==> flow/design.v <==
module core(
input clk,
input rstn,
output  [15:0] ins_a,
output         ins_e,
input   [31:0] ins,
output [15:0]  dat_a,
output [3:0]   dat_we,
output [31:0]  dat_wd,
output [3:0]   dat_re,
input  [31:0]  dat_rd
);
logic [31:0] pc;
logic [31:0] ins_reg;
logic i_LUI;
logic i_AUIPC;
logic i_JAL;
logic i_JALR;
logic i_B;
logic i_LD;
logic i_ST;
logic i_ALUi;
logic i_ALU;
logic i_F;
logic i_E;
logic i_CSR;
logic [4:0]  rs1_a;
logic [4:0]  rs2_a_shamt;
logic [4:0]  rd_a;
logic [2:0]  funct3;
logic [6:0]  funct7;
logic [31:0] imm;
logic [31:0] rs1_o;
logic [31:0] rs2_o;
logic        rf_rd_e;
logic [4:0]  rf_rd_a;
logic [31:0] rf_rd_i;
u_pc u_pc0(
.clk  (clk ),
.rstn (rstn),
.pc   (pc  )
);
u_ifu u_ifu0(
.clk     (clk    ),
.rstn    (rstn   ),
.pc      (pc     ),
.ins_a   (ins_a  ),
.ins_e   (ins_e  ),
.ins     (ins    ),
.ins_reg (ins_reg) 
);
u_dec u_dec0(
.ins         (ins_reg    ),
.i_LUI       (i_LUI      ),
.i_AUIPC     (i_AUIPC    ),
.i_JAL       (i_JAL      ),
.i_JALR      (i_JALR     ),
.i_B         (i_B        ),
.i_LD        (i_LD       ),
.i_ST        (i_ST       ),
.i_ALUi      (i_ALUi     ),
.i_ALU       (i_ALU      ),
.i_F         (i_F        ),
.i_E         (i_E        ),
.i_CSR       (i_CSR      ),
.rs1_a       (rs1_a      ),
.rs2_a_shamt (rs2_a_shamt),
.rd_a        (rd_a       ),
.funct3      (funct3     ),
.funct7      (funct7     ),
.imm         (imm        ) 
);
u_rf u_rf0(
.clk   (clk        ),
.rs1_a (rs1_a      ),
.rs2_a (rs2_a_shamt),
.rs1_o (rs1_o      ),
.rs2_o (rs2_o      ),
.rd_e  (rf_rd_e    ),
.rd_a  (rf_rd_a    ),
.rd_i  (rf_rd_i    )
);
endmodule
module u_dec(
input [31:0] ins,
output logic i_LUI,
output logic i_AUIPC,
output logic i_JAL,
output logic i_JALR,
output logic i_B,
output logic i_LD,
output logic i_ST,
output logic i_ALUi,
output logic i_ALU,
output logic i_F,
output logic i_E,
output logic i_CSR,
output logic [4:0]  rs1_a,
output logic [4:0]  rs2_a_shamt,
output logic [4:0]  rd_a,
output logic [2:0]  funct3,
output logic [6:0]  funct7,
output logic [31:0] imm
);
logic [6:0]  opcode;
logic [31:0] iimm;
logic [31:0] simm;
logic [31:0] bimm;
logic [31:0] uimm;
logic [31:0] jimm;
always_comb begin: ctrl_decode
  funct7      = ins[31:25];
  rs2_a_shamt = ins[24:20];
  rs1_a       = ins[19:15];
  funct3      = ins[14:12];
  rd_a        = ins[11:7];
  opcode      = ins[6:0];
  iimm        = {{21{ins[31]}},ins[30:25],ins[24:21],ins[20]};
  simm        = {{21{ins[31]}},ins[30:25],ins[11:8], ins[7]};
  bimm        = {{21{ins[31]}},ins[7],    ins[30:25],ins[11:8],            1'b0};
  uimm        = {    ins[31],  ins[30:20],ins[19:12],                     12'b0};
  jimm        = {{11{ins[31]}},ins[19:12],ins[20],   ins[30:25],ins[24:21],1'b0};
end
always_comb begin: ctrl_opcode
  i_LUI   = (opcode==7'b0110111);
  i_AUIPC = (opcode==7'b0010111);
  i_JAL   = (opcode==7'b1101111);
  i_JALR  = (opcode==7'b1100111);
  i_B     = (opcode==7'b1100011);  
  i_LD    = (opcode==7'b0000011);
  i_ST    = (opcode==7'b0100011);
  i_ALUi  = (opcode==7'b0010011);
  i_ALU   = (opcode==7'b0110011);
  i_F     = (opcode==7'b0001111);
  i_E     = (opcode==7'b1110011);
  i_CSR   = (opcode==7'b1110011);
end
always_comb begin: ctrl_imm
  imm = (i_LUI)   ? uimm :  
        (i_AUIPC) ? uimm : 
        (i_JAL)   ? jimm : 
        (i_JALR)  ? iimm : 
        (i_B)     ? bimm : 
        (i_LD)    ? iimm : 
        (i_ST)    ? simm :
        (i_ALUi)  ? iimm : 0;
end
endmodule
module u_ifu (
input clk,
input rstn,
input [31:0] pc,
output logic [15:0] ins_a,
output              ins_e,
input        [31:0] ins,
output logic [31:0] ins_reg
);
assign ins_e = 1;
always_comb begin: ctrl_ins_mem
  ins_a = pc[15:0];
end
always_ff@(posedge clk or negedge rstn) begin: fetch_ins
  if(!rstn) ins_reg <= 0;
  else      ins_reg <= ins;
end
endmodule
module u_pc(
input  clk,
input  rstn,
output logic [31:0] pc 
); 
always_ff@(posedge clk or negedge rstn) begin: reg_pc
  if(!rstn) pc <= 0;
  else      pc <= pc + 4; 
end
endmodule
module u_rf(
input clk,
input        [4:0]  rs1_a,
input        [4:0]  rs2_a,
output logic [31:0] rs1_o,
output logic [31:0] rs2_o,
input        rd_e,
input [4:0]  rd_a,
input [31:0] rd_i
);
logic [31:0] rf_arr [1:31];
always_ff@(posedge clk) begin: writhe_data
  if(rd_e & rd_a!=0) rf_arr[rd_a] <= rd_i;
end
always_comb begin: read_data
  rs1_o = (rs1_a==0)    ? 0    :
          (rs1_a==rd_a) ? rd_i : rf_arr[rs1_a];
  rs2_o = (rs2_a==0)    ? 0    :
          (rs2_a==rd_a) ? rd_i : rf_arr[rs2_a];
end
endmodule
# From RTL to reports: core
# The steps from the RTL of core to its reports follow in flow order.
# Lines are those of the file above, counted from 1.
# Operators: Yosys type, input widths -> output width; for muxes data width and select width s.
# The mark - stands for no value.
dict set report design {
  top_module {core}
  clock {clk}
  cell_library {sky130hd}
  corner {tt_025C_1v80}
}

# Elaborated design
# Yosys after proc, flatten, opt, wreduce and memory -nomap, before mapping. Enables and synchronous resets that opt folds into registers are not counted as muxes. Memory bits, and registers merged into a memory's read port (data or address), are not among the register bits. Print and check cells are not counted. Equal cells are merged and count once.
dict set report bits {
  register_bits 32
  output_inout_bits 73
}
dict set report classes {
  addsub 1
}
# cell n
set op_table {}
lappend op_table {{$add 32x3->32 const B} 1}

# Logic depth
# Longest topological path by Yosys (ltp), each cell counted once; first at word level (registers and memories cut), then after technology mapping (sequential cells cut; the memories' decode and read muxes count).
dict set report logic_depth {
  word_depth 1
  abc_area 0
  ltp_mapped 4
}

# Synthesis result
# The flow's flattened synthesis, as Yosys stat reports it; memories are mapped. The netlist is that of the ABC_AREA named above (0 if unset); the other value can give another one.
# Totals and module areas in this step are rounded.
# cell n area_total_um2
set by_type {}
lappend by_type {sky130_fd_sc_hd__buf_4 59 442.925}
lappend by_type {sky130_fd_sc_hd__dfrtp_1 14 350.336}
lappend by_type {sky130_fd_sc_hd__xor2_1 8 70.067}
lappend by_type {sky130_fd_sc_hd__xnor2_1 4 35.034}
lappend by_type {sky130_fd_sc_hd__nand4_4 1 21.27}
lappend by_type {sky130_fd_sc_hd__nand3_1 4 20.019}
lappend by_type {sky130_fd_sc_hd__nor3_1 4 20.019}
lappend by_type {sky130_fd_sc_hd__ha_1 1 12.512}
lappend by_type {sky130_fd_sc_hd__nand4_1 2 12.512}
lappend by_type {sky130_fd_sc_hd__nor4_2 1 12.512}
lappend by_type {sky130_fd_sc_hd__inv_1 3 11.261}
lappend by_type {sky130_fd_sc_hd__nor2_1 3 11.261}
lappend by_type {sky130_fd_sc_hd__conb_1 2 7.507}
lappend by_type {sky130_fd_sc_hd__nand2_1 2 7.507}
lappend by_type {sky130_fd_sc_hd__and3_1 1 6.256}
dict set report mapped {
  cell_count 109
  area_um2 1000
  ff_cells 14
  buf_cells 59
}
# The figures by module come from a second, unflattened synthesis with its own total; it is not the netlist above.
dict set report hier_totals {
  hier_cells 220
  hier_area_um2 2700
}
# Each row is one instance without its submodules.
# mod instances n_cells area_um2 seq_area_um2
set modules {}
lappend modules {u_pc 1 113 1400 750}
lappend modules {u_ifu 1 50 930 800}
lappend modules {core 1 57 420 0.0}

# Timing after synthesis
# Path of least setup slack by OpenSTA after synthesis, without wires, with an ideal clock, recovery checks aside; 20% of the period is set as input and as output delay. Where synthesis merged equal registers, the netlist keeps one of their names.
dict set report synth_timing {
  path_kind {flip-flop to flip-flop}
  start {register u_pc0.pc[2]}
  end {register u_pc0.pc[8]}
  period_ns 1.65
  setup_ns 0.128
  arrival_time_ns 1.044
  required_time_ns 1.522
  setup_slack_ns 0.478
  path_delay_ns 1.172
  path_stages 5
  path_buffers 0
  synth_period_reached_ns 1.172
}
# "path_delay_ns" is the arrival time less input delay plus setup time.
# "path_stages": output pins that drive a net of the path, with the launching flip-flop's if there is one; two outputs of one cell count as two.
# "synth_period_reached_ns" = period - worst setup slack (recovery checks aside). The figure is calculated, with input and output delays left at 20% of the set period.
# The rows between start and end are the longest chain of elaborated cells between them; the timing report does not say that the signal goes this way. Where chains are equally long, one stands for them.
# Each line given opens the expression or statement behind the cell; cells for indexed reads and writes are added by Yosys, which also makes memories of some case tables.
dict set report synth_via {
  path_cell_list {sky130_fd_sc_hd__dfrtp_1 > sky130_fd_sc_hd__ha_1 > sky130_fd_sc_hd__and3_1 > sky130_fd_sc_hd__nand3_1 > sky130_fd_sc_hd__xnor2_1}
  elab_chain_len 1
  cells_between 1
  cone_lines 1
}
# element line
set synth_lines {}
lappend synth_lines {{start: declaration} 170} ;# output logic [31:0] pc
lappend synth_lines {{start: assignment} 173} ;# if(!rstn) pc <= 0;
lappend synth_lines {{start: assignment} 174} ;# else      pc <= pc + 4;
lappend synth_lines {{$add 32x3->32} 174}
lappend synth_lines {{end: assignment} 173}
lappend synth_lines {{end: assignment} 174}
lappend synth_lines {{end: declaration} 170}

# Worst path after layout
# From the final timing report of job 1: the path of least setup slack in the routed layout; clock arrival at registers is part of the times.
dict set report layout_timing {
  path_kind {flip-flop to flip-flop}
  start {register u_pc0.pc[3]}
  end {register u_pc0.pc[15]}
  period_ns 0.791
  setup_ns 0.08
  arrival_time_ns 1.42
  required_time_ns 0.98
  setup_slack_ns -0.44
  path_stages 4
  path_buffers 0
}
# The rows between start and end are the longest chain of elaborated cells between them; the timing report does not say that the signal goes this way. Where chains are equally long, one stands for them.
dict set report layout_via {
  path_cell_list {sky130_fd_sc_hd__dfrtp_1 > sky130_fd_sc_hd__nand4_1 > sky130_fd_sc_hd__nor4_2 > sky130_fd_sc_hd__xor2_1}
  elab_chain_len 1
  cells_between 1
  cone_lines 1
}
# element line
set layout_lines {}
lappend layout_lines {{start: declaration} 170} ;# output logic [31:0] pc
lappend layout_lines {{start: assignment} 173} ;# if(!rstn) pc <= 0;
lappend layout_lines {{start: assignment} 174} ;# else      pc <= pc + 4;
lappend layout_lines {{$add 32x3->32} 174}
lappend layout_lines {{end: assignment} 173}
lappend layout_lines {{end: assignment} 174}
lappend layout_lines {{end: declaration} 170}

Add stored flow runs of core

Module core, platform sky130hd: 2 stored runs of the flow (Yosys, OpenROAD) with differing settings, in no particular order. Input and output delays are each 20% of the period that was set; the output load is 0.01 pF.
"clock_period_reached_ns": clock period set for the run, less the worst setup slack. It is reckoned from that one timing run; input and output delays stay at 20% of the period that was set.
By "worst_path_ns" is meant the share of the clock period that the worst setup path is allowed (20% is reserved at inputs, 20% at outputs), minus its slack. Clock arrival times at its registers enter into it.
By "totalPower_mw" is meant OpenSTA's value without simulated activity: inputs other than the clock are taken to toggle once in ten clock periods, and the tool carries that through the logic.
The measured numbers are rounded.

# job 1
==> flow/run.sh <==
#!/bin/bash
# the make line also repeats the synthesis and layout settings of config.mk as NAME=value (left out here)
make -C /OpenROAD-flow-scripts/flow DESIGN_CONFIG=/design/flow/config.mk WORK_HOME=/design/flow/orfs CLKGATE_MAP_FILE= finish
==> flow/config.mk <==
export PLATFORM = sky130hd
export DESIGN_NAME = core
export DESIGN_NICKNAME = core
export VERILOG_FILES = /design/flow/design.v
export SDC_FILE = /design/flow/constraint.sdc
export NUM_CORES = 4
export LEC_CHECK = 0
export CAP_MARGIN = 20
export CORE_ASPECT_RATIO = 1.71
export CORE_MARGIN = 3
export CORE_UTILIZATION = 67
export CTS_CLUSTER_SIZE = 46
export GPL_ROUTABILITY_DRIVEN = 0
export HOLD_SLACK_MARGIN = 0.12
export PLACE_DENSITY_LB_ADDON = 0.03
export SLEW_MARGIN = 20
export TNS_END_PERCENT = 70
==> flow/constraint.sdc <==
create_clock -name core_clock -period 0.791 [get_ports {clk}]
set_input_delay 0.1582 -clock core_clock [delete_from_list [all_inputs] [get_ports {clk}]]
set_output_delay 0.1582 -clock core_clock [all_outputs]
set_load 0.01 [all_outputs]

==> job 1: results <==
tns_ns=-7.5
yosys_chip_area_um2=1000
finish.stdcell_area_um2=1300
utilization_pct=91
totalPower_mw=1.4
clock_period_reached_ns=1.232
die_footprint_um2=2100
fin_ws_ns=-0.44
worst_path_ns=1.23
path_kind="flip-flop to flip-flop"

# job 2
==> flow/run.sh <==
#!/bin/bash
# the make line also repeats the synthesis and layout settings of config.mk as NAME=value (left out here)
make -C /OpenROAD-flow-scripts/flow DESIGN_CONFIG=/design/flow/config.mk WORK_HOME=/design/flow/orfs CLKGATE_MAP_FILE= finish
==> flow/config.mk <==
export PLATFORM = sky130hd
export DESIGN_NAME = core
export DESIGN_NICKNAME = core
export VERILOG_FILES = /design/flow/design.v
export SDC_FILE = /design/flow/constraint.sdc
export NUM_CORES = 4
export LEC_CHECK = 0
export CAP_MARGIN = 20
export CORE_ASPECT_RATIO = 0.57
export CORE_MARGIN = 2
export CORE_UTILIZATION = 57
export GPL_ROUTABILITY_DRIVEN = 0
export MIN_ROUTING_LAYER = met2
export PLACE_DENSITY_LB_ADDON = 0.09
export SETUP_SLACK_MARGIN = -0.13
export SLEW_MARGIN = 40
==> flow/constraint.sdc <==
create_clock -name core_clock -period 2.31 [get_ports {clk}]
set_input_delay 0.4620 -clock core_clock [delete_from_list [all_inputs] [get_ports {clk}]]
set_output_delay 0.4620 -clock core_clock [all_outputs]
set_load 0.01 [all_outputs]

==> job 2: results <==
tns_ns=0.000
yosys_chip_area_um2=1000
finish.stdcell_area_um2=1000
utilization_pct=61
totalPower_mw=0.47
clock_period_reached_ns=1.814
die_footprint_um2=2200
fin_ws_ns=0.50
worst_path_ns=1.35
path_kind="flip-flop to output port"
